==> flow/design.v <==
module UM6845R
(
	input            CLOCK,
	input            CLKEN,
	input            nCLKEN,
	input            nRESET,
	input            CRTC_TYPE,
	input            ENABLE,
	input            nCS,
	input            R_nW,
	input            RS,
	input      [7:0] DI,
	output reg [7:0] DO,
	output reg       VSYNC,
	output reg       HSYNC,
	output           DE,
	output           DE_V,
	output           FIELD,
	output           CURSOR,
	output    [13:0] MA,
	output     [4:0] RA
);
assign FIELD = ~field & interlace[0];
assign MA = row_addr_r;
assign RA = line | (field & interlace[0]);
assign DE = de[R8_skew & ~{2{CRTC_TYPE}}];
reg [7:0] R0_h_total;
reg [7:0] R1_h_displayed;
reg [7:0] R2_h_sync_pos;
reg [3:0] R3_v_sync_width;
reg [3:0] R3_h_sync_width;
reg [6:0] R4_v_total;
reg [4:0] R5_v_total_adj;
reg [6:0] R6_v_displayed;
reg [6:0] R7_v_sync_pos;
reg [1:0] R8_skew;
reg [1:0] R8_interlace;
reg [4:0] R9_v_max_line;
reg [1:0] R10_cursor_mode;
reg [4:0] R10_cursor_start;
reg [4:0] R11_cursor_end;
reg [5:0] R12_start_addr_h;
reg [7:0] R13_start_addr_l;
reg [5:0] R14_cursor_h;
reg [7:0] R15_cursor_l;
reg [4:0] addr;
always @(*) begin
	DO = 8'hFF;
	if (ENABLE & ~nCS) begin
		if (RS) begin
			case (addr)
				10: DO = {R10_cursor_mode, R10_cursor_start};
				11: DO = R11_cursor_end;
				12: DO = CRTC_TYPE ? 8'h00 : R12_start_addr_h;
				13: DO = CRTC_TYPE ? 8'h00 : R13_start_addr_l;
				14: DO = R14_cursor_h;
				15: DO = R15_cursor_l;
				31: DO = CRTC_TYPE ? 8'hFF : 8'h00;
			 default: DO = 0;
			endcase
		end
		else if(CRTC_TYPE) begin
			DO = vde ? 8'h00 : 8'h20;  
		end
	end
end
always @(posedge CLOCK) begin
	if (ENABLE & ~nCS & ~R_nW) begin
		if (~RS) addr <= DI[4:0];
		else begin
			case (addr)
				00: R0_h_total <= DI;
				01: R1_h_displayed <= DI;
				02: R2_h_sync_pos <= DI;
				03: {R3_v_sync_width,R3_h_sync_width} <= DI;
				04: R4_v_total <= DI[6:0];
				05: R5_v_total_adj <= DI[4:0];
				06: R6_v_displayed <= DI[6:0];
				07: R7_v_sync_pos <= DI[6:0];
				08: {R8_skew, R8_interlace} <= {DI[5:4],DI[1:0]};
				09: R9_v_max_line <= DI[4:0];
				10: {R10_cursor_mode,R10_cursor_start} <= DI[6:0];
				11: R11_cursor_end <= DI[4:0];
				12: R12_start_addr_h <= DI[5:0];
				13: R13_start_addr_l <= DI[7:0];
				14: R14_cursor_h <= DI[5:0];
				15: R15_cursor_l <= DI[7:0];
			endcase
		end
	end
end
wire [4:0] interlace = &R8_interlace[1:0];
reg        in_adj;
reg  [7:0] hcc;
wire       hcc_last  = (hcc == R0_h_total) && (CRTC_TYPE || R0_h_total);  
wire [7:0] hcc_next  = hcc_last ? 8'h00 : hcc + 1'd1;
reg  [4:0] line;
wire [4:0] line_max  = (in_adj ? (|R5_v_total_adj ? R5_v_total_adj-1'd1 : 5'd0) : R9_v_max_line) & ~interlace;
reg        line_last_r;
wire       line_last = (line == line_max) || !line_max;
wire [4:0] line_next = ((CRTC_TYPE ? line_last : line_last_r) ? 5'd0 : line + 1'd1 + interlace) & ~interlace;
wire       line_new  = hcc_last;
reg  [6:0] row;
reg        row_last_r;
wire       row_last  = (row == R4_v_total) || (!CRTC_TYPE && !R4_v_total);
wire       row_frame_last = ((CRTC_TYPE ? row_last : row_last_r) | in_adj) & ~frame_adj;
wire [6:0] row_next  = row_frame_last ? 7'd0 : row + 1'd1;
wire       row_new   = line_new & (CRTC_TYPE ? line_last : line_last_r);
reg        frame_adj_r;
wire       frame_adj_CRTC0 = (hcc == 2) ? frame_adj_r & |R5_v_total_adj : frame_adj_r;
wire       frame_adj_CRTC1 = row_last && ~in_adj && R5_v_total_adj;
wire       frame_adj = CRTC_TYPE ? frame_adj_CRTC1 : frame_adj_CRTC0;
wire       frame_new = row_new & row_frame_last;
reg  [4:0] field_counter;
reg  field;
always @(posedge CLOCK) begin
	if(~nRESET) begin
		hcc    <= 0;
		line   <= 0;
		row    <= 0;
		in_adj <= 0;
		field  <= 0;
		field_counter <= 0;
	end
	else if(CLKEN) begin
		hcc <= hcc_next;
		if(line_new) line <= line_next;
		if(hcc == 0) begin
			line_last_r <= line_last;
			row_last_r <= row_last;
			frame_adj_r <= line_last & row_last & ~in_adj;
		end
		if(hcc == 2) frame_adj_r <= frame_adj_r & |R5_v_total_adj;
		if(row_new) begin
			row <= row_next;
			if(frame_adj) in_adj <= 1;
			else if(frame_new) begin
				in_adj <= 0;
				row <= 0;
				field <= ~field & R8_interlace[0];
				field_counter <= field_counter + 1'd1;
			end
		end
	end
end
wire CRTC1_reload =  CRTC_TYPE & (frame_new | (~line_last & !row & !hcc_next));  
wire CRTC0_reload = ~CRTC_TYPE & frame_new;
wire row_addr_save = hcc == R1_h_displayed && (CRTC_TYPE ? line_last : line_last_r);
reg  [13:0] row_addr;    
reg  [13:0] row_addr_r;  
reg         rfd;         
always @(posedge CLOCK) begin
	if (!nRESET) begin
		rfd <= 0;
	end else if(CLKEN) begin
		if(row_addr_save) row_addr <= row_addr_r;  
		if(hcc_last & !row_addr_save) row_addr_r <= row_addr;  
		if(!hcc_last)                 row_addr_r <= row_addr_r + 1'd1;
		if(CRTC0_reload) begin
			row_addr <= {R12_start_addr_h, R13_start_addr_l};
			row_addr_r <= {R12_start_addr_h, R13_start_addr_l};
		end
		if(CRTC1_reload) begin
			row_addr_r <= {R12_start_addr_h, R13_start_addr_l};
		end
		if (hcc == 0 & R5_v_total_adj != 0) rfd <= 1;
		if (hcc == R1_h_displayed | frame_new) rfd <= 0;
	end
	if (CRTC_TYPE & ENABLE & RS & ~nCS & ~R_nW & rfd) begin
		case (addr)
			5'd12: row_addr[13:8] <= DI[5:0];
			5'd13: row_addr[ 7:0] <= DI[7:0];
		endcase
	end
end
reg        hde;
reg  [3:0] hsc;
wire hsync_on = hcc == R2_h_sync_pos && R3_h_sync_width != 0;
wire hsync_off = (hsc == R3_h_sync_width) || (CRTC_TYPE && R3_h_sync_width == 0);
always @(posedge CLOCK) begin
	if(~nRESET) begin
		hsc    <= 0;
		hde    <= 0;
		HSYNC  <= 0;
	end
	else begin
		if (hsync_off)     HSYNC <= 0;
		else if (hsync_on) HSYNC <= 1;
		if (ENABLE & RS & ~nCS & ~R_nW & addr == 5'd01 & hcc == DI) hde <= 0;
		if (CLKEN) begin
			if(line_new)                   hde <= 1;
			if(hcc_next == R1_h_displayed) hde <= 0;
			if(HSYNC) hsc <= hsc + 1'd1;
			else hsc <= 0;
		end else if (nCLKEN) begin
			if(!CRTC_TYPE && hcc_last && hcc + 1'd1 == R1_h_displayed) hde <= 0;
		end
	end
end
reg vde, vde_r;
reg VSYNC_r;
always @(posedge CLOCK) VSYNC <= VSYNC_r;  
always @(posedge CLOCK) begin
	reg  [3:0] vsc;
	reg        vsync_allow;
	if(~nRESET) begin
		vsc    <= 0;
		vde    <= 0;
		vde_r  <= 0;
		VSYNC_r<= 0;
		vsync_allow <= 1;
	end
	else if (CLKEN) begin
		if (!CRTC_TYPE && row == 0 && line == 0 && R6_v_displayed == 0) begin
			vde <= ~vde;
			vde_r <= ~vde_r;
		end
		if(row_new) begin
			if((frame_new & row !=0) | row_next != row) vsync_allow <= 1;
			if(frame_new)                  begin vde <= 1; vde_r <= 1; end
			if(row_next == R6_v_displayed) begin vde <= 0; vde_r <= 0; end
		end
		if(field ? (hcc_next == {1'b0, R0_h_total[7:1]}) : line_new) begin
			if(vsc) vsc <= vsc - 1'd1;
			else if (vsync_allow & (field ? (row == R7_v_sync_pos && !line) : (row_next == R7_v_sync_pos && line_last))) begin
				VSYNC_r <= 1;
				vsync_allow <= 0;
				vsc <= (CRTC_TYPE ? 4'd0 : R3_v_sync_width) - 1'd1;
			end
			else VSYNC_r <= 0;
		end
	end
	else if (nCLKEN) begin
		if (!CRTC_TYPE && row == 0 && line == 0 && R6_v_displayed == 0) begin
			vde <= ~vde;
			vde_r <= ~vde_r;
		end
	end
	if (ENABLE & RS & ~nCS & ~R_nW & addr == 5'd07) begin
		vsync_allow <= 1;
		if (row == DI[6:0] && !VSYNC_r) begin
			VSYNC_r <= 1;
			vsc <= (CRTC_TYPE ? 4'd0 : R3_v_sync_width) - 1'd1;
		end
	end
	if (ENABLE & RS & ~nCS & ~R_nW & addr == 5'd06) begin
		if (CRTC_TYPE) begin
			if (row == DI[6:0]) vde_r <= 0;
			if (row != DI[6:0] && DI[6:0] != 0) vde <= vde_r;
			if (row == R6_v_displayed && DI[6:0] != row) vde <= 1;
			if (row == DI[6:0] || DI[6:0] == 0) vde <= 0;
		end else if (nCLKEN) begin
			if (row == DI[6:0] && !(row == 0 && line == 0)) vde_r <= 0;
		end
	end
end
wire [3:0] de = {1'b0, dde[1:0], hde & vde & vde_r};
reg  [1:0] dde;
always @(posedge CLOCK) if (CLKEN) dde <= {dde[0],de[0]};
assign DE_V = vde & vde_r;
reg        cursor_line;
wire       cursor_i = hde & vde & MA == {R14_cursor_h, R15_cursor_l} & cursor_line;
reg        cursor0;
always @(*) begin
	case (R10_cursor_mode)
		2'b00 : cursor0 = cursor_i;
		2'b01 : cursor0 = 0;
		2'b10 : cursor0 = cursor_i & field_counter[3];
		2'b11 : cursor0 = cursor_i & field_counter[4];
	endcase
end
always @(posedge CLOCK) begin
	if(~nRESET) begin
		cursor_line <= 0;
	end
	else if (CLKEN) begin
		if (line == (R10_cursor_start & ~interlace))
			cursor_line <= 1;
		else if (line == (R11_cursor_end & ~interlace) || line == 0)
			cursor_line <= 0;
		end
	end
assign CURSOR = cursor0;
endmodule
# Step by step through the tools: UM6845R

Tool output for the design above, in the order of the flow.
Line numbers count from 1 in the design file above.
Operators: Yosys type, input widths -> output width; for muxes data width and select width s.
A cell with n/a has no value.

Top module: UM6845R
Clock input: CLOCK
Standard-cell library: sky130hd
Library corner: tt_025C_1v80

# After elaboration

Counts by Yosys on the flattened word-level netlist (proc, flatten, opt, wreduce; memories kept). Register bits leave out memories and registers merged into their read ports (data or address). Print and check cells are left out.

Flip-flop bits (word level): 189
Input port bits: 17
Output and inout bits: 33

Add/subtract/negate cells: 10
Equality and inequality tests: 42
Shift-type cells: 1
Muxes and demuxes: 97
Bitwise logic cells: 61
Reduce/logical cells: 79

Operators with widths:

| kind                  | count |
| $mux 8                | 12 |
| $reduce_and 3->1      | 20 |
| $pmux 8 s7            | 1 |
| $mux 14               | 4 |
| $mux 1                | 56 |
| $eq 8x8->1            | 6 |
| $mux 6                | 8 |
| $eq 7x7->1            | 6 |
| $eq 5x4->1 const B    | 8 |
| $and 1x1->1           | 38 |
| $mux 4                | 9 |
| $logic_not 7->1       | 4 |
| $ne 7x7->1            | 3 |
| $mux 7                | 3 |
| $eq 5x3->1 const B    | 4 |
| $and 5x5->5           | 4 |
| $logic_and 1x1->1     | 18 |
| $logic_not 8->1       | 2 |
| $eq 5x5->1            | 3 |
| $logic_not 5->1       | 3 |
| $mux 5                | 3 |
| $add 14x1->14 const B | 1 |
| $eq 14x14->1          | 1 |
| $reduce_bool 7->1     | 2 |
| $reduce_and 2->1      | 6 |
| $not 1->1             | 11 |
| $add 5x1->5 const B   | 2 |
| $eq 5x2->1 const B    | 2 |

Other operator kinds: 33; their cells: 50.

# Logic depth

Longest topological path by Yosys (ltp), each cell counted once; first at word level (registers and memories cut), then after technology mapping (sequential cells cut; the memories' decode and read muxes count).

Word-level depth: 20
ABC_AREA: 0
Gate-level depth with buffers: 14

# Mapped cells and area

Source: synth_stat.txt of the flow (Yosys; design flattened, memories mapped). It holds for the ABC_AREA given above (unset counts as 0); a run with the other value may have another netlist.

Cell count: 1,103
Mapped area: 10,775.3 µm²
Area of sequential cells: 5,094.9 µm²
Flip-flop cells: 189

Cell types:

| cell type                 | count | total area (µm²) |
| sky130_fd_sc_hd__edfxtp_1 | 131   | 3.93E+03 |
| sky130_fd_sc_hd__dfxtp_1  | 58    | 1.16E+03 |
| sky130_fd_sc_hd__xor2_1   | 68    | 595.571 |
| sky130_fd_sc_hd__xnor2_1  | 67    | 586.813 |
| sky130_fd_sc_hd__nand2_1  | 124   | 465.446 |
| sky130_fd_sc_hd__nor2_1   | 89    | 334.07 |
| sky130_fd_sc_hd__a21oi_1  | 54    | 270.259 |
| sky130_fd_sc_hd__o21ai_0  | 49    | 245.235 |
| sky130_fd_sc_hd__nand3_1  | 39    | 195.187 |
| sky130_fd_sc_hd__nor4_1   | 29    | 181.424 |
| sky130_fd_sc_hd__nor3_1   | 35    | 175.168 |
| sky130_fd_sc_hd__ha_1     | 13    | 162.656 |
| sky130_fd_sc_hd__clkbuf_1 | 40    | 150.144 |
| sky130_fd_sc_hd__o221ai_1 | 16    | 140.134 |
| sky130_fd_sc_hd__nand4_1  | 15    | 93.84 |
| sky130_fd_sc_hd__inv_1    | 22    | 82.579 |
| sky130_fd_sc_hd__and3_1   | 13    | 81.328 |
| sky130_fd_sc_hd__o31ai_1  | 10    | 75.072 |

Other cell types: 73; their cells: 231.

# Path before layout

OpenSTA on the mapped netlist: ideal clock, no wires. The path of least setup slack (recovery checks aside). Input and output delay are each 20% of the period. Register names are those of the netlist, which keeps one name where synthesis merged equal registers.

Path kind: input to output
Start: input port CRTC_TYPE
End: output port DO[6]
Period: 4.97 ns
Input delay: 0.994 ns
Output delay: 0.994 ns
Arrival time: 2.601 ns
Data required time: 3.976 ns
Slack: 1.375 ns
Delay of the path: 1.607 ns
Stages on the path: 7
Synthesis period reached: 3.595 ns

"delay of the path" = arrival - input delay + setup time.
A path that ends at an output port has no setup time.
"stages on the path" counts driving pins, that of a launching flip-flop among them; a cell with two outputs on the path counts twice.
"synthesis period reached" = period - worst setup slack (recovery checks aside). The figure is calculated, with input and output delays left at 20% of the set period.
The rows between start and end are the longest chain of elaborated cells between them; the timing report does not say that the signal goes this way. Where chains are equally long, one stands for them.
Each line given opens the expression or statement behind the cell; cells for indexed reads and writes are added by Yosys, which also makes memories of some case tables.

Cell sequence: sky130_fd_sc_hd__buf_2 sky130_fd_sc_hd__buf_1 sky130_fd_sc_hd__nand2_1 sky130_fd_sc_hd__nor3_1 sky130_fd_sc_hd__a221o_1 sky130_fd_sc_hd__a21oi_1 sky130_fd_sc_hd__o31ai_1
Cells in the longest elaborated chain: 4

Ends and longest elaborated chain, post-synthesis:

| element     | line | text |
| from (decl) | 7    | `input CRTC_TYPE,` |
| $mux 8      | 58   | `31: DO = CRTC_TYPE ? 8'hFF : 8'h00;` |
| $pmux 8 s7  | 51   | `case (addr)` |
| $mux 8      | 50   | `if (RS) begin` |
| $mux 8      | 49   | `if (ENABLE & ~nCS) begin` |
| to (decl)   | 13   | `output reg [7:0] DO,` |

# Path in the finished layout

Path of least setup slack in the final report of run 1 (OpenROAD, finished layout, wires in). Where an end is a register, its clock arrival counts in the times.

Path kind: input to output
Start: input port CRTC_TYPE
End: output port DO[7]
Period: 5.49 ns
Input delay: 1.10 ns
Output delay: 1.10 ns
Arrival time: 3.79 ns
Data required time: 4.39 ns
Slack: 0.61 ns
Stages on the path: 6

The rows between start and end are the longest chain of elaborated cells between them; the timing report does not say that the signal goes this way. Where chains are equally long, one stands for them.

Cell sequence: sky130_fd_sc_hd__clkdlybuf4s50_1 sky130_fd_sc_hd__or4_1 sky130_fd_sc_hd__nor2_1 sky130_fd_sc_hd__a221oi_1 sky130_fd_sc_hd__o31ai_1 sky130_fd_sc_hd__clkdlybuf4s50_1
Cells in the longest elaborated chain: 4

Ends and longest elaborated chain, after layout:

| element     | line | text |
| from (decl) | 7    | `input CRTC_TYPE,` |
| $mux 8      | 58   | `31: DO = CRTC_TYPE ? 8'hFF : 8'h00;` |
| $pmux 8 s7  | 51   | `case (addr)` |
| $mux 8      | 50   | `if (RS) begin` |
| $mux 8      | 49   | `if (ENABLE & ~nCS) begin` |
| to (decl)   | 13   | `output reg [7:0] DO,` |

Subject: UM6845R on sky130hd, stored results

Hello all,

Module UM6845R, platform sky130hd: 2 stored runs of the flow (Yosys, OpenROAD) with differing settings, in no particular order. Input and output delays are each 20% of the period that was set; the output load is 0.01 pF.
By "period achieved" is meant the clock period of the run minus its worst setup slack. This is arithmetic on one report: input and output delays are still those of the set period (20% each).
"critical path time" means the part of the period allowed to the worst setup path (the constraints hold back 20% at inputs and 20% at outputs) less its slack; where the path has registers, the arrival times of their clocks count too.

## Run 1

==> flow/run.sh <==
#!/bin/bash
# the make line also repeats the synthesis and layout settings of config.mk as NAME=value (left out here)
make -C /OpenROAD-flow-scripts/flow DESIGN_CONFIG=/design/flow/config.mk WORK_HOME=/design/flow/orfs CLKGATE_MAP_FILE= finish
==> flow/config.mk <==
export PLATFORM = sky130hd
export DESIGN_NAME = UM6845R
export DESIGN_NICKNAME = UM6845R
export VERILOG_FILES = /design/flow/design.v
export SDC_FILE = /design/flow/constraint.sdc
export NUM_CORES = 4
export LEC_CHECK = 0
export CAP_MARGIN = 20
export CORE_MARGIN = 2
export CORE_UTILIZATION = 40
export SLEW_MARGIN = 20
==> flow/constraint.sdc <==
create_clock -name core_clock -period 5.49 [get_ports {CLOCK}]
set_input_delay 1.0980 -clock core_clock [delete_from_list [all_inputs] [get_ports {CLOCK}]]
set_output_delay 1.0980 -clock core_clock [all_outputs]
set_load 0.01 [all_outputs]

| result of run 1 | value |
|---|---|
| mapped cell area after synthesis | 10,775.3 µm² |
| period achieved | 4.885 ns |
| total negative setup slack | 0.000 ns |
| critical path time | 2.69 ns |
| class of the worst setup path | input to output |
| die size | 28,267.7 µm² |
| standard-cell area of the final layout | 12,206.7 µm² |
| worst slack on setup checks | 0.605 ns |

## Run 2

==> flow/run.sh <==
#!/bin/bash
# the make line also repeats the synthesis and layout settings of config.mk as NAME=value (left out here)
make -C /OpenROAD-flow-scripts/flow DESIGN_CONFIG=/design/flow/config.mk WORK_HOME=/design/flow/orfs CLKGATE_MAP_FILE= finish
==> flow/config.mk <==
export PLATFORM = sky130hd
export DESIGN_NAME = UM6845R
export DESIGN_NICKNAME = UM6845R
export VERILOG_FILES = /design/flow/design.v
export SDC_FILE = /design/flow/constraint.sdc
export NUM_CORES = 4
export LEC_CHECK = 0
export ABC_AREA = 1
export CAP_MARGIN = 20
export CELL_PAD_IN_SITES_GLOBAL_PLACEMENT = 2
export CORE_MARGIN = 2
export CORE_UTILIZATION = 27
export GPL_TIMING_DRIVEN = 1
export MAX_ROUTING_LAYER = met4
export MIN_ROUTING_LAYER = met2
export PLACE_DENSITY = 0.64
export SLEW_MARGIN = 20
export TNS_END_PERCENT = 30
==> flow/constraint.sdc <==
create_clock -name core_clock -period 2.03 [get_ports {CLOCK}]
set_input_delay 0.4060 -clock core_clock [delete_from_list [all_inputs] [get_ports {CLOCK}]]
set_output_delay 0.4060 -clock core_clock [all_outputs]
set_load 0.01 [all_outputs]

| result of run 2 | value |
|---|---|
| mapped cell area after synthesis | 11,135.7 µm² |
| period achieved | 2.673 ns |
| total negative setup slack | -40.632 ns |
| critical path time | 2.67 ns |
| class of the worst setup path | register to register |
| die size | 42,884.2 µm² |
| standard-cell area of the final layout | 16,489.6 µm² |
| worst slack on setup checks | -0.643 ns |

Thanks
